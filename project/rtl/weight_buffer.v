==> flow/design.v <==
`timescale 1ns/1ns
module weight_buffer (
	input clk,
	input rst,
	input load_en,
	input out_en,
	input  [8*8-1:0] in_weight,
	output [8*8-1:0] out_weight
);
	genvar i;
	generate
		for (i = 0; i < 8; i = i + 1) begin: weight_fifo
			weight_shifter_register u_weight_shifter_register (
					.clk(clk),
					.rst(rst),
					.load_en(load_en),
					.out_en(out_en),
					.in(in_weight[(i+1)*8-1:i*8]),
					.out(out_weight[(i+1)*8-1:i*8])
			);
		end
	endgenerate
endmodule
`timescale 1ns/1ns
module weight_shifter_register (
	input clk,
	input rst,
	input load_en,
	input out_en,
	input [8-1:0] in,
	output [8-1:0] out
);
	reg [8*8-1:0] mem; 
	always @(posedge clk) begin
		if (rst) mem <= 0;
		else if (load_en) mem <= {mem[(8-1)*8-1:0],in};
		else if (out_en) mem <= {{8{1'b0}}, mem[8*8-1:8]};
		else mem <= mem;
	end
	assign out = (out_en) ? mem[8-1:0] : 0;
endmodule
# Reports on weight_buffer
# The steps from the RTL of weight_buffer to its reports follow in flow order.
# Lines are those of the file above, counted from 1.
# Cell names lack the library's common part.
# A cell with -- has no value.
# setup
design	weight_buffer
clk_port	clk
lib	sky130hd
corner	tt_025C_1v80

# Word-level counts
# Source: Yosys, flattened and elaborated, memories not mapped. Widths are those after wreduce. Registers that Yosys merges into a memory's read port (data or address) are not register bits. Print and check cells do not count. Equal cells are merged and count once.
# word_totals
reg_bits	512
output_inout_bits	64
# classes
n_reduce_logical	1
mux	24
# op_table
cell	count
2-to-1 mux 64 bit	16
2-to-1 mux 8 bit	8
nonzero test 2 bit	1

# Longest topological paths
# Depth = most cells in a row (Yosys ltp): at word level without a register or memory, in the mapped netlist without a sequential cell, where the memories' decode and read muxes count.
# logic_depth
word_depth	2
abc_area	1
mapped_depth	8

# Mapped cells and area
# Yosys stat after the flow's synthesis: flattened, memories mapped to cells. It holds for the ABC_AREA given above (unset counts as 0); a run with the other value may have another netlist.
# mapped
seqArea_um2	10249.8
buf_cells	275
ff_cells	512
cells	4174
mapped_area_um2	25017.7
# types
type	count	area_total_um2
dfxtp_1	512	1.02E+04
nand2_1	2288	8.59E+03
a21oi_1	440	2.2E+03
inv_1	512	1.92E+03
buf_2	166	830.797
nand3_1	144	720.691
clkbuf_1	79	296.534
buf_4	18	135.13
buf_1	12	45.043
nor2_8	1	20.019
inv_2	2	7.507

# Timing after synthesis
# Path of least setup slack by OpenSTA after synthesis, without wires, with an ideal clock, recovery checks aside; 20% of the period is set as input and as output delay. Where synthesis merged equal registers, the netlist keeps one of their names.
# synth_timing
path_kind	in2out
from	input port out_en
to	output port out_weight[10]
delay_ns	0.822
driving_pins	6
clock_period_ns	1.62
t_first_pin_ns	0.324
arrival_time_ns	1.146
input_delay_ns	0.324
out_delay_ns	0.324
path_slack_ns	0.150
synth_period_reached_ns	1.47
# "delay_ns" is the arrival time less input delay plus setup time.
# At an output port there is no setup time.
# "driving_pins": output pins that drive a net of the path, with the launching flip-flop's if there is one; two outputs of one cell count as two.
# "synth_period_reached_ns" is the clock period less the worst setup slack; recovery checks do not enter. This is arithmetic on one report: input and output delays are still those of the set period (20% each).
# Between the ends stands the longest chain of elaborated cells between them, by number of cells; it is not shown to be the way that was timed. Of several equally long chains one is given.
# A line is the first line of the expression or statement that the cell stems from. Yosys adds cells for indexed reads and writes and turns some case tables into memories.
# synth_via
path_cell_list	buf_4 buf_2 buf_2 buf_2 nand2_1 inv_1
elab_chain_cells	1
cells_between	1
# synth_lines
item	line	text
from (decl)	6	input out_en,
2-to-1 mux 8 bit	40	assign out = (out_en) ? mem[8-1:0] : 0;
to (decl)	8	output [8*8-1:0] out_weight

# Path in the finished layout
# From the final timing report of record 1: the path of least setup slack in the routed layout; clock arrival at registers is part of the times.
# layout_timing
path_kind	in2out
from	input port out_en
to	output port out_weight[29]
clock_period_ns	2.47
out_delay_ns	0.49
path_slack_ns	0.03
driving_pins	6
arrival_time_ns	1.94
input_delay_ns	0.49
t_first_pin_ns	0.49
# Between the ends stands the longest chain of elaborated cells between them, by number of cells; it is not shown to be the way that was timed. Of several equally long chains one is given.
# layout_via
path_cell_list	buf_6 buf_12 buf_6 nand2_1 inv_1 clkdlybuf4s50_1
elab_chain_cells	1
cells_between	1
# layout_lines
item	line	text
from (decl)	6	input out_en,
2-to-1 mux 8 bit	40	assign out = (out_en) ? mem[8-1:0] : 0;
to (decl)	8	output [8*8-1:0] out_weight

# Record of 2 stored runs of the RTL-to-layout flow on weight_buffer, platform sky130hd. The runs are unordered. Constraints: input delay and output delay 20% of the set period each, output load 0.01 pF.
# "fin_power_w" rests on the timing tool's default activity at the inputs, not on a simulated workload.
# A setting shown as . is not set for that run.
stored run	period_ns	CORE_UTILIZATION	PLACE_DENSITY_LB_ADDON	CELL_PAD_IN_SITES_DETAIL_PLACEMENT	ABC_AREA	GPL_TIMING_DRIVEN	CTS_CLUSTER_SIZE	SLEW_MARGIN	MAX_ROUTING_LAYER	CAP_MARGIN	CORE_MARGIN	SETUP_SLACK_MARGIN	HOLD_SLACK_MARGIN	TNS_END_PERCENT	tns_setup_ns	fin_power_w	worst_hold_slack_ns	synthesis_area_um2	finalCellArea_um2	worstSetupSlack_ns	total_die_area_um2
record 1	2.47	29	0.12	1	1	0	87	30	met4	20	2	.	.	.	0.000	0.020852	0.464	25017.7	29766.0	0.031	88634.2
record 2	1.5	19	0.14	2	.	.	.	20	met5	20	2	-0.06	0.12	75	-0.119	0.037466	0.214	23797.8	30610.6	-0.023	128100.0
