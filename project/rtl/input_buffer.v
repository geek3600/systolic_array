==> flow/design.v <==
`timescale 1ns/1ns
module input_buffer (
	input clk,
	input rst,
	input load_en,
	input out_en,
	input delay_clear,
	input  [8*8-1:0] in_act,
	output [8*8-1:0] out_act
);
	genvar i;
	generate
		for (i = 0; i < 8; i = i + 1) begin: input_fifo
			input_shifter_register #(i) 
			u_in_shft_reg (
				.clk(clk),
				.rst(rst),
				.load_en(load_en),
				.out_en(out_en),
				.delay_clear(delay_clear),
				.in(in_act[(i+1)*8-1:i*8]),
				.out(out_act[(i+1)*8-1:i*8])
			);
		end
	endgenerate
endmodule
`timescale 1ns/1ns
module input_shifter_register #(
	parameter DELAY_NUM = 0
)(
	input clk,
	input rst,
	input load_en,
	input delay_clear,
	input out_en,
	input [8-1:0] in,
	output [8-1:0] out
);
	reg [(2*8-1)*8-1:0] mem; 
	reg [7:0] cnt;
	always @(posedge clk) begin
		if (rst) mem <= 0;
		else if (load_en) mem <= {{(8-1-DELAY_NUM)*8{1'b0}},
			                      in,
			mem[(8+DELAY_NUM)*8-1:8]};
		else if (out_en && cnt == 0) mem <= {{8{1'b0}},mem[(2*8-1)*8-1:8]};
		else mem <= mem;
	end
	always @(posedge clk) begin
		if (rst) cnt <= ((4-1)*DELAY_NUM <= 0) ? 0 : (4-1)*DELAY_NUM;  
		else if (out_en) begin
			if (cnt == 0) cnt <= cnt;
			else  cnt <= cnt - 1;
		end
		else if (delay_clear) cnt <= ((4-1)*DELAY_NUM <= 0) ? 0 : (4-1)*DELAY_NUM;
		else cnt <= cnt;
	end
	assign out = (out_en && cnt == 0) ? mem[8-1:0] : 0;
endmodule
### Step by step through the tools: input_buffer

The steps from the RTL of input_buffer to its reports follow in flow order.
Line numbers count from 1 in the design file above.
A cell with -- has no value.

| inputs | value |
|---|---|
| design top | input_buffer |
| clock port | clk |
| library | sky130hd |
| timing corner | tt_025C_1v80 |

### After elaboration

Source: Yosys, flattened and elaborated, memories not mapped. Widths are those after wreduce. Registers that Yosys merges into a memory's read port (data or address) are not register bits. Print and check cells do not count. Equal cells are merged and count once.

| bit counts | value |
|---|---|
| bits in registers | 800 |
| cells after elaboration | 113 |
| bits of input ports | 69 |
| output and inout port bits | 64 |

| cells by class | value |
|---|---|
| equality and inequality tests | 8 |
| multiplexer cells | 48 |
| reduce/logical cells | 33 |
| add/sub/neg operators | 8 |

Operator list:

| cell | count |
|---|---|
| two-way mux 8 bit | 32 |
| two-way mux 120 bit | 2 |
| two-way mux 112 bit | 2 |
| two-way mux 104 bit | 2 |
| two-way mux 96 bit | 2 |
| two-way mux 88 bit | 2 |
| two-way mux 80 bit | 2 |
| two-way mux 72 bit | 2 |
| two-way mux 64 bit | 2 |
| subtractor 8 x 1 -> 8 bit (second input constant) | 8 |
| zero test 8 bit | 8 |
| nonzero test 2 bit | 9 |
| != test 2 bit (second input constant) | 8 |
| AND reduction 2 bit | 8 |
| logical AND 1 bit | 8 |

### Depth

Depth = most cells in a row (Yosys ltp): at word level without a register or memory, in the mapped netlist without a sequential cell, where the memories' decode and read muxes count.

| logic depth | value |
|---|---|
| depth in word-level cells | 4 |
| ABC_AREA | 0 |
| mapped depth | 9 |
| gate-level depth less buffers | 6 |

### After synthesis

The flow's flattened synthesis, as Yosys stat reports it; memories are mapped. The netlist is that of the ABC_AREA named above (0 if unset); the other value can give another one.
Totals and module areas in this step are rounded.

| mapped netlist | value |
|---|---|
| synthesis area | 29090 sq um |
| flip-flops | 800 |
| mapped cells | 3686 |
| buffers | 266 |
| area of sequential cells | 16020 sq um |

Cells by type:

| cell | count | total area (sq um) |
|---|---|---|
| sky130_fd_sc_hd__dfxtp_1 | 800 | 1.6E+04 |
| sky130_fd_sc_hd__nand2_1 | 1433 | 5.38E+03 |
| sky130_fd_sc_hd__a21oi_1 | 749 | 3.75E+03 |
| sky130_fd_sc_hd__clkbuf_1 | 202 | 758.227 |
| sky130_fd_sc_hd__and2_1 | 57 | 356.592 |
| sky130_fd_sc_hd__nand3_1 | 59 | 295.283 |
| sky130_fd_sc_hd__buf_2 | 52 | 260.25 |
| sky130_fd_sc_hd__nor2_1 | 46 | 172.666 |
| sky130_fd_sc_hd__o21ai_0 | 33 | 165.158 |
| sky130_fd_sc_hd__nand3b_1 | 20 | 150.144 |
| sky130_fd_sc_hd__or3_1 | 19 | 118.864 |
| sky130_fd_sc_hd__ha_1 | 8 | 100.096 |
| sky130_fd_sc_hd__inv_1 | 25 | 93.84 |
| sky130_fd_sc_hd__nor3_1 | 18 | 90.086 |
| sky130_fd_sc_hd__or4b_2 | 9 | 90.086 |
| sky130_fd_sc_hd__o31ai_1 | 10 | 75.072 |
| sky130_fd_sc_hd__mux2i_1 | 7 | 70.067 |
| sky130_fd_sc_hd__buf_4 | 9 | 67.565 |

Other cell types: 47; their cells: 130.
The figures by module come from a second, unflattened synthesis with its own total; it is not the netlist above.

| second synthesis, totals | value |
|---|---|
| cells (unflattened synthesis) | 3669 |
| area (unflattened synthesis) | 29620 sq um |

Each row is one instance without its submodules.

Modules:

| module | area (sq um) | cells | instances |
|---|---|---|---|
| input_shifter_register (DELAY_NUM=7) | 4632 | 580 | 1 |
| input_shifter_register (DELAY_NUM=6) | 4333 | 549 | 1 |
| input_shifter_register (DELAY_NUM=5) | 4051 | 510 | 1 |
| input_shifter_register (DELAY_NUM=4) | 3791 | 479 | 1 |
| input_shifter_register (DELAY_NUM=3) | 3496 | 444 | 1 |
| input_shifter_register (DELAY_NUM=2) | 3254 | 405 | 1 |
| input_shifter_register (DELAY_NUM=1) | 3247 | 370 | 1 |
| input_shifter_register (DELAY_NUM=0) | 2814 | 332 | 1 |
| input_buffer | 0.0 | 0 | 1 |

### Worst setup path after synthesis

OpenSTA on the mapped netlist: ideal clock, no wires. The path of least setup slack (recovery checks aside). Input and output delay are each 20% of the period. Register names are those of the netlist, which keeps one name where synthesis merged equal registers.

| path after synthesis | value |
|---|---|
| path kind | flip-flop to output port |
| from | register input_fifo[2].u_in_shft_reg.cnt[0] |
| to | output out_act[16] |
| arrival time | 1.798 ns |
| slack | 0.546 ns |
| delay of the path | 1.798 ns |
| data required time | 2.344 ns |
| driving pins on the path | 6 |
| clock period | 2.93 ns |
| buffers on the path | 0 |
| launch time at the first pin | 0.000 ns |
| synthesis period reached | 2.384 ns |

"delay of the path" is the arrival time less input delay plus setup time.
A path that ends at an output port has no setup time.
"driving pins on the path": output pins that drive a net of the path, with the launching flip-flop's if there is one; two outputs of one cell count as two.
"synthesis period reached" = period - worst setup slack (recovery checks aside). The figure is calculated, with input and output delays left at 20% of the set period.
The rows between start and end are the longest chain of elaborated cells between them; the timing report does not say that the signal goes this way. Where chains are equally long, one stands for them.
Each line given opens the expression or statement behind the cell; cells for indexed reads and writes are added by Yosys, which also makes memories of some case tables.
At most two assigning lines are given for a register; there are more.

| on the way, after synthesis | value |
|---|---|
| path through | sky130_fd_sc_hd__dfxtp_1 > sky130_fd_sc_hd__inv_1 > sky130_fd_sc_hd__ha_1 > sky130_fd_sc_hd__or4b_2 > sky130_fd_sc_hd__nor3_1 > sky130_fd_sc_hd__and2_1 |
| length of the longest elaborated chain | 3 |
| elaborated cells between the ends (all ways) | 3 |

Ends and longest elaborated chain, after synthesis:

| item | RTL line | RTL |
|---|---|---|
| start: declaration | 40 | `reg [7:0] cnt;` |
| start: assignment | 50 | `if (rst) cnt <= ((4-1)*DELAY_NUM <= 0) ? 0 : (4-1)*DELAY_NUM;` |
| start: assignment | 52 | `if (cnt == 0) cnt <= cnt;` |
| zero test 8 bit | 58 | `assign out = (out_en && cnt == 0) ? mem[8-1:0] : 0;` |
| logical AND 1 bit | 58 |  |
| two-way mux 8 bit | 58 |  |
| end: declaration | 9 | `output [8*8-1:0] out_act` |

### Worst path after layout

From the final timing report of record 1: the path of least setup slack in the routed layout; clock arrival at registers is part of the times.

| path post-layout | value |
|---|---|
| path kind | flip-flop to output port |
| from | register input_fifo[2].u_in_shft_reg.cnt[1] |
| to | output out_act[16] |
| buffers on the path | 3 |
| driving pins on the path | 9 |
| data required time | 1.37 ns |
| launch time at the first pin | 0.62 ns |
| clock period | 1.71 ns |
| arrival time | 2.24 ns |
| slack | -0.87 ns |

The rows between start and end are the longest chain of elaborated cells between them; the timing report does not say that the signal goes this way. Where chains are equally long, one stands for them.
At most two assigning lines are given for a register; there are more.

| on the way, post-layout | value |
|---|---|
| path through | sky130_fd_sc_hd__dfxtp_2 > sky130_fd_sc_hd__inv_2 > sky130_fd_sc_hd__ha_4 > sky130_fd_sc_hd__or4b_4 > sky130_fd_sc_hd__nor3_4 > sky130_fd_sc_hd__buf_12 > sky130_fd_sc_hd__buf_12 > sky130_fd_sc_hd__and2_4 > sky130_fd_sc_hd__buf_6 |
| length of the longest elaborated chain | 3 |
| elaborated cells between the ends (all ways) | 3 |

Ends and longest elaborated chain, post-layout:

| item | RTL line | RTL |
|---|---|---|
| start: declaration | 40 | `reg [7:0] cnt;` |
| start: assignment | 50 | `if (rst) cnt <= ((4-1)*DELAY_NUM <= 0) ? 0 : (4-1)*DELAY_NUM;` |
| start: assignment | 52 | `if (cnt == 0) cnt <= cnt;` |
| zero test 8 bit | 58 | `assign out = (out_en && cnt == 0) ? mem[8-1:0] : 0;` |
| logical AND 1 bit | 58 |  |
| two-way mux 8 bit | 58 |  |
| end: declaration | 9 | `output [8*8-1:0] out_act` |

FLOW RESULTS
============

Measured data: module input_buffer, platform sky130hd, 2 stored runs of the flow under differing settings, order arbitrary. Input and output delays are each 20% of the period that was set; the output load is 0.01 pF.
"clock period achieved" is the run's clock period less its worst setup slack. It is reckoned from that one timing run; input and output delays stay at 20% of the period that was set.
By "worst setup path time" is meant the share of the clock period that the worst setup path is allowed (20% is reserved at inputs, 20% at outputs), minus its slack. Clock arrival times at its registers enter into it.
Values from the reports are rounded here.

#### Record 1

| setting | value |
|---|---|
| period_ns | `1.71` |
| CORE_UTILIZATION | `46` |
| PLACE_DENSITY | `0.45` |
| CORE_MARGIN | `6` |
| ABC_AREA | `0` |
| GPL_TIMING_DRIVEN | `1` |
| GPL_ROUTABILITY_DRIVEN | `1` |
| CTS_CLUSTER_DIAMETER | `219` |
| CAP_MARGIN | `10` |
| SLEW_MARGIN | `40` |
| MAX_ROUTING_LAYER | `met4` |

| result | value |
|---|---|
| worst setup slack after layout | -0.870 ns |
| post-layout utilization | 63.4 % |
| worst setup path time | 2.24 ns |
| class of the worst setup path | flip-flop to output port |
| Yosys chip area after synthesis | 29090 sq um |
| clock period achieved | 2.580 ns |
| post-route worst hold slack | 0.176 ns |
| standard-cell area after layout | 39320 sq um |
| die outline area | 69410 sq um |

#### Record 2

| setting | value |
|---|---|
| period_ns | `3.39` |
| CORE_UTILIZATION | `72` |
| PLACE_DENSITY | `0.57` |
| CORE_ASPECT_RATIO | `1.47` |
| GPL_ROUTABILITY_DRIVEN | `1` |
| MAX_ROUTING_LAYER | `met4` |
| CAP_MARGIN | `20` |
| CORE_MARGIN | `2` |
| SLEW_MARGIN | `20` |

| result | value |
|---|---|
| worst setup slack after layout | 0.069 ns |
| post-layout utilization | 82.8 % |
| worst setup path time | 2.64 ns |
| class of the worst setup path | flip-flop to output port |
| Yosys chip area after synthesis | 29090 sq um |
| clock period achieved | 3.321 ns |
| post-route worst hold slack | 0.443 ns |
| standard-cell area after layout | 33110 sq um |
| die outline area | 42050 sq um |
